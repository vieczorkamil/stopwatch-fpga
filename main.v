==> flow/design.v <==
module LCD(
    input clk,
    input [3:0] H1,
    input [3:0] H0, 
    input [3:0] M1,
    input [3:0] M0,
    input [3:0] S1,
    input [3:0] S0,
    output reg LCD7,
    output reg LCD6,
    output reg LCD5,
    output reg LCD4,
    output reg LCD3,
    output reg LCD2,
    output reg LCD1,
    output reg LCD0,
    output reg E,
    output reg RS,
    output reg RW
    );
    reg [7:0] LCDH1, LCDH0, LCDM1, LCDM0, LCDS1, LCDS0;
    always @ (posedge clk) begin
        case (H1)
            'd0: LCDH1 <= 'b00110000; 
            'd1: LCDH1 <= 'b00110001; 
            'd2: LCDH1 <= 'b00110010; 
            'd3: LCDH1 <= 'b00110011; 
            'd4: LCDH1 <= 'b00110100; 
            'd5: LCDH1 <= 'b00110101; 
            'd6: LCDH1 <= 'b00110110; 
            'd7: LCDH1 <= 'b00110111; 
            'd8: LCDH1 <= 'b00111000; 
            'd9: LCDH1 <= 'b00111001; 
            default: LCDH1 <= 'b00110000; 
        endcase
        case (H0)
            'd0: LCDH0 <= 'b00110000; 
            'd1: LCDH0 <= 'b00110001; 
            'd2: LCDH0 <= 'b00110010; 
            'd3: LCDH0 <= 'b00110011; 
            'd4: LCDH0 <= 'b00110100; 
            'd5: LCDH0 <= 'b00110101; 
            'd6: LCDH0 <= 'b00110110; 
            'd7: LCDH0 <= 'b00110111; 
            'd8: LCDH0 <= 'b00111000; 
            'd9: LCDH0 <= 'b00111001; 
            default: LCDH0 <= 'b00110000; 
        endcase
        case (M1)
            'd0: LCDM1 <= 'b00110000; 
            'd1: LCDM1 <= 'b00110001; 
            'd2: LCDM1 <= 'b00110010; 
            'd3: LCDM1 <= 'b00110011; 
            'd4: LCDM1 <= 'b00110100; 
            'd5: LCDM1 <= 'b00110101; 
            'd6: LCDM1 <= 'b00110110; 
            'd7: LCDM1 <= 'b00110111; 
            'd8: LCDM1 <= 'b00111000; 
            'd9: LCDM1 <= 'b00111001; 
            default: LCDM1 <= 'b00110000; 
        endcase
        case (M0)
            'd0: LCDM0 <= 'b00110000; 
            'd1: LCDM0 <= 'b00110001; 
            'd2: LCDM0 <= 'b00110010; 
            'd3: LCDM0 <= 'b00110011; 
            'd4: LCDM0 <= 'b00110100; 
            'd5: LCDM0 <= 'b00110101; 
            'd6: LCDM0 <= 'b00110110; 
            'd7: LCDM0 <= 'b00110111; 
            'd8: LCDM0 <= 'b00111000; 
            'd9: LCDM0 <= 'b00111001; 
            default: LCDM0 <= 'b00110000; 
        endcase
        case (S1)
            'd0: LCDS1 <= 'b00110000; 
            'd1: LCDS1 <= 'b00110001; 
            'd2: LCDS1 <= 'b00110010; 
            'd3: LCDS1 <= 'b00110011; 
            'd4: LCDS1 <= 'b00110100; 
            'd5: LCDS1 <= 'b00110101; 
            'd6: LCDS1 <= 'b00110110; 
            'd7: LCDS1 <= 'b00110111; 
            'd8: LCDS1 <= 'b00111000; 
            'd9: LCDS1 <= 'b00111001; 
            default: LCDS1 <= 'b00110000; 
        endcase
        case (S0)
            'd0: LCDS0 <= 'b00110000; 
            'd1: LCDS0 <= 'b00110001; 
            'd2: LCDS0 <= 'b00110010; 
            'd3: LCDS0 <= 'b00110011; 
            'd4: LCDS0 <= 'b00110100; 
            'd5: LCDS0 <= 'b00110101; 
            'd6: LCDS0 <= 'b00110110; 
            'd7: LCDS0 <= 'b00110111; 
            'd8: LCDS0 <= 'b00111000; 
            'd9: LCDS0 <= 'b00111001; 
            default: LCDS0 <= 'b00110000; 
        endcase
    end
    reg [20:0] licznik = 0; 
    reg [7:0] LCD_out;
    reg on = 0;
    always @ (posedge clk) begin
        licznik <= licznik + 1;
        if(on == 0)begin
            if(licznik == 1000000)begin 
                LCD_out <= 8'b00111000;  
                RS <= 0;
                RW <= 0;
            end
            else if(licznik == 1000004)begin
                E <= 1;
            end
            else if(licznik == 1000016)begin 
                E <= 0;
            end
            else if(licznik == 1300016)begin 
                LCD_out <= 8'b00111000;  
                RS <= 0;
                RW <= 0;
            end
            else if(licznik == 1300020)begin
                E <= 1;
            end
            else if(licznik == 1300032)begin 
                E <= 0;
            end
            else if(licznik == 1302032)begin 
                LCD_out <= 8'b00000110;  
                RS <= 0;
                RW <= 0;
            end
            else if(licznik == 1302036)begin
                E <= 1;
            end
            else if(licznik == 1302048)begin 
                E <= 0;
            end
            else if(licznik == 1304048)begin 
                LCD_out <= 8'b00001100;  
                RS <= 0;
                RW <= 0;
            end
            else if(licznik == 1304052)begin
                E <= 1;
            end
            else if(licznik == 1304064)begin 
                E <= 0;
            end
            else if(licznik == 1306064)begin 
                LCD_out <= 8'b00000001;  
                RS <= 0;
                RW <= 0;
            end
            else if(licznik == 1306068)begin
                E <= 1;
            end
            else if(licznik == 1306080)begin 
                E <= 0;
                on <= 0;
            end
            else if(licznik == 1391080)begin 
                on <= 1;
                licznik <= 0;
            end
        end
        else begin
            if(licznik == 2000)begin 
                LCD_out <= LCDH1;  
                RS <= 1;
                RW <= 0;
            end
            else if(licznik == 2004)begin
                E <= 1;
            end
            else if(licznik == 2016)begin 
                E <= 0;
            end
            else if(licznik == 4016)begin 
                LCD_out <= LCDH0;  
                RS <= 1;
                RW <= 0;
            end
            else if(licznik == 4020)begin
                E <= 1;
            end
            else if(licznik == 4032)begin 
                E <= 0;
            end
            else if(licznik == 6032)begin 
                LCD_out <= 8'b00111010;  
                RS <= 1;
                RW <= 0;
            end
            else if(licznik == 6036)begin
                E <= 1;
            end
            else if(licznik == 6048)begin 
                E <= 0;
            end
            else if(licznik == 8048)begin 
                LCD_out <= LCDM1; 
                RS <= 1;
                RW <= 0;
            end
            else if(licznik == 8052)begin
                E <= 1;
            end
            else if(licznik == 8064)begin 
                E <= 0;
            end
            else if(licznik == 10064)begin 
                LCD_out <= LCDM0;  
                RS <= 1;
                RW <= 0;
            end
            else if(licznik == 10068)begin
                E <= 1;
            end
            else if(licznik == 10080)begin 
                E <= 0;
            end
            else if(licznik == 12080)begin 
                LCD_out <= 8'b00111010;  
                RS <= 1;
                RW <= 0;
            end
            else if(licznik == 12084)begin
                E <= 1;
            end
            else if(licznik == 12096)begin 
                E <= 0;
            end
            else if(licznik == 14096)begin 
                LCD_out <= LCDS1;  
                RS <= 1;
                RW <= 0;
            end
            else if(licznik == 14100)begin
                E <= 1;
            end
            else if(licznik == 14112)begin 
                E <= 0;
            end
            else if(licznik == 16112)begin 
                LCD_out <= LCDS0; 
                RS <= 1;
                RW <= 0;
            end
            else if(licznik == 16116)begin
                E <= 1;
            end
            else if(licznik == 16128)begin 
                E <= 0;
            end
            else if(licznik == 18128)begin
                LCD_out <= 8'b10000000;  
                RS <= 0;
                RW <= 0;
            end
            else if(licznik == 18132)begin
                E <= 1;
            end
            else if(licznik == 18144)begin 
                E <= 0;
                licznik <= 0;
            end
        end
        {LCD7,LCD6,LCD5,LCD4,LCD3,LCD2,LCD1,LCD0} <= LCD_out;  
    end
endmodule
module main (
    input clk,
    input start,
    input reset,
    output E,
    output RS,
    output RW,
    output LCD7,
    output LCD6,
    output LCD5,
    output LCD4,
    output LCD3,
    output LCD2,
    output LCD1,
    output LCD0);
    wire [3:0] H1, H0, M1, M0, S1, S0;
    sekundnik MAINsekundnik(clk,start,reset,H1,H0,M1,M0,S1,S0);
    LCD MAINLCD(clk,H1,H0,M1,M0,S1,S0,LCD7,LCD6,LCD5,LCD4,LCD3,LCD2,LCD1,LCD0,E,RS,RW);
endmodule
module sekundnik(
    input clk, 
    input start_button,
    input reset,
    output reg [3:0] H1,
    output reg [3:0] H0,
    output reg [3:0] M1,
    output reg [3:0] M0,
    output reg [3:0] S1,
    output reg [3:0] S0
    );
    reg [25:0] sekunda = 0; 
    reg plus;
    reg start;
    always @(posedge clk)
    begin
            start <= start_button;
    end
    always @(posedge clk or posedge reset)
    begin
        if(reset == 1) 
            sekunda <= 0;
        else if(sekunda == 50000000) 
            sekunda <= 0;
        else if(start == 1)
            sekunda <= sekunda + 1;
    end
    always @(*)
    begin
        if(sekunda == 50000000) 
            plus <= 'b1;
        else    
            plus <= 'b0;
    end
    always @(posedge clk or posedge reset)
    begin
        if(reset == 1)  
        begin
            H1 <= 0;
            H0 <= 0;
            M1 <= 0;
            M0 <= 0;
            S1 <= 0;
            S0 <= 0;
        end
        else if (plus == 1) 
        begin 
            if(S0 == 9)
            begin
                S0 <= 0;
                if(S1 == 5)
                begin
                    S1 <= 0;
                    if(M0 == 9)
                    begin
                        M0 <= 0;
                        if(M1 == 5)
                        begin
                            M1 <= 0;
                            if(H0 == 9 || (H1 == 2 && H0 == 3)) 
                            begin
                                H0 <= 0;
                                if(H1 == 2 && H0 == 3) 
                                    H1 <= 0; 
                                else
                                    H1 <= H1 + 1;
                            end 
                            else
                                H0 <= H0 + 1;
                        end
                        else
                            M1 <= M1 + 1;
                    end
                    else
                        M0 <= M0 + 1;
                end
                else
                    S1 <= S1 + 1;
            end 
            else    
                S0 <= S0 + 1;
        end
    end
endmodule
### Tool chain data of main

Tool output for the design above, in the order of the flow.
Line numbers count from 1 in the design file above.
Cell names lack the library's common part.
The mark - stands for no value.

| design | value |
|---|---|
| top | main |
| clock port | clk |
| standard-cell library | sky130hd |
| corner | tt_025C_1v80 |

### Word-level counts

Yosys after proc, flatten, opt, wreduce and memory -nomap, before mapping. Memory bits, and registers merged into a memory's read port (data or address), are not among the register bits. Print and check cells are not counted. Equal cells are merged and count once.
Memory sizes are those after Yosys's memory passes, which may raise the word count (mostly to a power of two), join words into wider ones and drop unused or constant bits.

| operators by class | value |
|---|---|
| add/sub/neg operators | 8 |
| reductions and logical operators | 12 |
| equality and inequality tests | 91 |
| muxes and demuxes | 213 |

Operators by type and width:

| operator | count |
|---|---|
| 21-bit two-way mux | 44 |
| 8-bit two-way mux | 39 |
| 21-bit == test (second input constant) | 13 |
| 21-bit by 14-bit == test with 1-bit output (second input constant) | 12 |
| 21-bit by 13-bit == test with 1-bit output (second input constant) | 6 |
| 1-bit two-way mux | 122 |
| 21-bit by 11-bit == test with 1-bit output (second input constant) | 3 |
| 21-bit by 12-bit == test with 1-bit output (second input constant) | 3 |
| 21-bit by 15-bit == test with 1-bit output (second input constant) | 3 |
| 21-bit by 20-bit == test with 1-bit output (second input constant) | 3 |
| 26-bit two-way mux | 2 |
| 10-bit inequality test (second input constant) | 4 |
| 26-bit by 1-bit adder with 26-bit output (second input constant) | 1 |
| 26-bit == test (second input constant) | 1 |
| 26-bit AND reduction | 1 |
| 4-bit by 1-bit adder with 4-bit output (second input constant) | 6 |
| 8-bit inequality test (second input constant) | 3 |
| 4-bit two-way mux | 6 |
| 21-bit by 1-bit adder with 21-bit output (second input constant) | 1 |
| 19-bit inequality test (second input constant) | 1 |
| 18-bit inequality test (second input constant) | 1 |
| 6-bit by 1-bit inequality test with 1-bit output (second input constant) | 3 |
| 6-bit inequality test (second input constant) | 3 |
| 9-bit inequality test (second input constant) | 2 |
| 16-bit inequality test (second input constant) | 1 |
| 16-bit AND reduction | 1 |
| 14-bit inequality test (second input constant) | 1 |
| 7-bit inequality test (second input constant) | 2 |

Other operator kinds: 24; their cells: 36.

| bit counts | value |
|---|---|
| register bits | 140 |
| cells after elaboration | 358 |
| memories kept | 6 |
| input bits | 3 |
| bits in read-only memories | 384 |
| clocked read ports x word width | 24 |
| output and inout port bits | 11 |

Memory list:

| name | words | width | rd ports | wr ports | line | source |
|---|---|---|---|---|---|---|
| (name not given) | 16 | 4 | 1 | 0 | 23 | `case (H1)` |
| (name not given) | 16 | 4 | 1 | 0 | 36 | `case (H0)` |
| (name not given) | 16 | 4 | 1 | 0 | 49 | `case (M1)` |
| (name not given) | 16 | 4 | 1 | 0 | 62 | `case (M0)` |
| (name not given) | 16 | 4 | 1 | 0 | 75 | `case (S1)` |
| (name not given) | 16 | 4 | 1 | 0 | 88 | `case (S0)` |

### Logic depth

Longest topological path by Yosys (ltp), each cell counted once; first at word level (registers and memories cut), then after technology mapping (sequential cells cut; the memories' decode and read muxes count).

| depth | value |
|---|---|
| depth in word-level cells | 29 |
| ABC_AREA | 0 |
| gate-level depth with buffers | 10 |
| depth with buffers taken out | 8 |

### Mapped cells and area

The flow's flattened synthesis, as Yosys stat reports it; memories are mapped. The netlist is that of the ABC_AREA named above (0 if unset); the other value can give another one.
The area totals of this step are shown rounded.

Cell types:

| type | count | total area (um^2) |
|---|---|---|
| dfrtp_1 | 50 | 1251.2 |
| dfxtp_1 | 53 | 1.06E+03 |
| nor2_1 | 76 | 285.274 |
| xnor2_1 | 30 | 262.752 |
| edfxtp_1 | 8 | 240.23 |
| xor2_1 | 26 | 227.718 |
| nand3_1 | 32 | 160.154 |
| nand2_1 | 40 | 150.144 |
| ha_1 | 9 | 112.608 |
| nor4_1 | 17 | 106.352 |
| nand4_1 | 16 | 100.096 |
| nor2b_1 | 15 | 93.84 |
| inv_1 | 23 | 86.333 |
| nand2b_1 | 12 | 75.072 |
| nor3b_1 | 10 | 75.072 |
| o21ai_0 | 14 | 70.067 |
| clkbuf_1 | 17 | 63.811 |
| and2_1 | 10 | 62.56 |

Other cell types: 54; their cells: 145.

| mapped netlist | value |
|---|---|
| buffers | 27 |
| mapped flip-flops | 111 |
| mapped area | 0.00564 mm^2 |
| area of sequential cells | 0.00255 mm^2 |
| standard cells after synthesis | 603 |

The figures by module come from a second, unflattened synthesis with its own total; it is not the netlist above.

| second synthesis, totals | value |
|---|---|
| cells (unflattened synthesis) | 638 |
| area total of the unflattened synthesis | 0.00588 mm^2 |

Each row is one instance without its submodules.

By module:

| module | area (mm^2) | instances | cells |
|---|---|---|---|
| LCD | 0.00324 | 1 | 380 |
| sekundnik | 0.00264 | 1 | 258 |
| main | 0 | 1 | 0 |

### Timing after synthesis

Source: OpenSTA report_checks on the synthesized netlist (no wires, ideal clock, input and output delay 20% of the period each), path of least setup slack; recovery checks are left aside. Register names are those of the netlist, which keeps one name where synthesis merged equal registers.

| path after synthesis | value |
|---|---|
| path type | flip-flop to flip-flop |
| from | reg MAINLCD.licznik[0] |
| to | reg MAINLCD.LCD_out[0] |
| driving pins on the path | 9 |
| slack | 1.647 ns |
| delay of the path | 2.742 ns |
| path buffers | 1 |
| period | 4.39 ns |
| data required time | 4.015 ns |
| arrival | 2.367 ns |
| synthesis period reached | 2.743 ns |

"delay of the path" = arrival - input delay + setup time.
"driving pins on the path": output pins that drive a net of the path, with the launching flip-flop's if there is one; two outputs of one cell count as two.
"synthesis period reached" is the clock period less the worst setup slack; recovery checks do not enter. This is arithmetic on one report: input and output delays are still those of the set period (20% each).
The rows between start and end are the longest chain of elaborated cells between them; the timing report does not say that the signal goes this way. Where chains are equally long, one stands for them.
Each line given opens the expression or statement behind the cell; cells for indexed reads and writes are added by Yosys, which also makes memories of some case tables.
A register here has more assigning lines than the two given.
The path ends at the enable pin of a flip-flop; only ways to that pin are counted.

| between the ends, after synthesis | value |
|---|---|
| cell sequence | dfxtp_1 > inv_1 > ha_1 > or3b_1 > clkbuf_1 > or3_4 > o31ai_1 > nor3_1 > a31oi_1 |
| length of the longest elaborated chain | 3 |
| elaborated cells on any way between the ends | 65 |
| RTL lines with such cells | 38 |

RTL lines, path after synthesis:

| element | line | source |
|---|---|---|
| start, declared | 102 | `reg [20:0] licznik = 0;` |
| start, assigned | 106 | `licznik <= licznik + 1;` |
| start, assigned | 166 | `licznik <= 0;` |
| 21-bit by 20-bit == test with 1-bit output | 113 | `else if(licznik == 1000004)begin` |
| 3-bit by 1-bit inequality test with 1-bit output | - |  |
| 26-bit AND reduction | - |  |
| end, assigned | 109 | `LCD_out <= 8'b00111000;` |
| end, assigned | 120 | `LCD_out <= 8'b00111000;` |
| end, declared | 103 | `reg [7:0] LCD_out;` |

### Worst path after layout

From the final timing report of flow run 1: the path of least setup slack in the routed layout; clock arrival at registers is part of the times.

| path after layout | value |
|---|---|
| path type | flip-flop to flip-flop |
| from | reg MAINLCD.licznik[1] |
| to | reg MAINLCD.LCD_out[3] |
| period | 1.6 ns |
| data required time | 1.70 ns |
| arrival | 2.48 ns |
| path buffers | 0 |
| slack | -0.78 ns |
| driving pins on the path | 9 |

The rows between start and end are the longest chain of elaborated cells between them; the timing report does not say that the signal goes this way. Where chains are equally long, one stands for them.
A register here has more assigning lines than the two given.
The path ends at the data pin of a flip-flop with enable; ways to the enable are not counted.

| between the ends, after layout | value |
|---|---|
| cell sequence | dfxtp_2 > inv_2 > ha_4 > or4b_4 > or2_4 > or4_4 > nand2b_1 > or4_1 > nand3_1 |
| length of the longest elaborated chain | 27 |
| elaborated cells on any way between the ends | 77 |
| RTL lines with such cells | 39 |

RTL lines, path after layout:

| element | line | source |
|---|---|---|
| start, declared | 102 | `reg [20:0] licznik = 0;` |
| start, assigned | 106 | `licznik <= licznik + 1;` |
| start, assigned | 166 | `licznik <= 0;` |
| 21-bit by 15-bit == test with 1-bit output | 258 | `else if(licznik == 18128)begin` |
| 8-bit two-way mux | 258 |  |
| 8-bit two-way mux | 255 | `else if(licznik == 16128)begin` |
| 8-bit two-way mux | 252 | `else if(licznik == 16116)begin` |
| 8-bit two-way mux | 247 | `else if(licznik == 16112)begin` |
| 8-bit two-way mux | 244 | `else if(licznik == 14112)begin` |
| 8-bit two-way mux | 241 | `else if(licznik == 14100)begin` |
| [... 13 more ...] | - |  |
| 8-bit two-way mux | 189 | `else if(licznik == 4032)begin` |
| 8-bit two-way mux | 186 | `else if(licznik == 4020)begin` |
| 8-bit two-way mux | 181 | `else if(licznik == 4016)begin` |
| 8-bit two-way mux | 178 | `else if(licznik == 2016)begin` |
| 8-bit two-way mux | 175 | `else if(licznik == 2004)begin` |
| 8-bit two-way mux | 170 | `if(licznik == 2000)begin` |
| 8-bit two-way mux | 107 | `if(on == 0)begin` |
| end, assigned | 109 | `LCD_out <= 8'b00111000;` |
| end, assigned | 120 | `LCD_out <= 8'b00111000;` |
| end, declared | 103 | `reg [7:0] LCD_out;` |

Data sheet: physical implementation of main

Record of 2 stored runs of the RTL-to-layout flow on main, platform sky130hd. The runs are unordered. Constraints: input delay and output delay 20% of the set period each, output load 0.01 pF.
"clock period achieved" is the run's clock period less its worst setup slack. It is reckoned from that one timing run; input and output delays stay at 20% of the period that was set.
"worst setup path time": the worst setup path's part of the clock period (all of it between registers, 20% less for each end at a port) less its slack. A launch clock that arrives late makes it longer, a capture clock that arrives late makes it shorter.
By "overall power" is meant OpenSTA's value without simulated activity: inputs other than the clock are taken to toggle once in ten clock periods, and the tool carries that through the logic.
The results are shown rounded.
Settings: . = not set for that run.

| run | period_ns | CAP_MARGIN | CORE_MARGIN | CORE_UTILIZATION | SLEW_MARGIN | PLACE_DENSITY | CORE_ASPECT_RATIO | CELL_PAD_IN_SITES_DETAIL_PLACEMENT | ABC_AREA | Yosys chip area after synthesis (mm^2) | standard-cell area of the final layout (mm^2) | final utilization (%) | clock period achieved (ns) | setup slack of the critical path (ns) | worst setup path time (ns) | kind of the worst setup path | sum of negative setup slack (ns) | overall power (mW) | die footprint (mm^2) |
|---|---|---|---|---|---|---|---|---|---|---|---|---|---|---|---|---|---|---|---|
| flow run 1 | 1.6 | 20 | 2 | 40 | 20 | . | . | . | . | 0.00564 | 0.00868 | 62.8 | 2.381 | -0.781 | 2.38 | flip-flop to flip-flop | -34.0 | 5.84 | 0.0151 |
| flow run 2 | 3.42 | 5 | 2 | 27 | 40 | 0.92 | 1.12 | 2 | 0 | 0.00564 | 0.00632 | 31.0 | 3.058 | 0.362 | 3.06 | flip-flop to flip-flop | 0.000 | 2.62 | 0.022 |
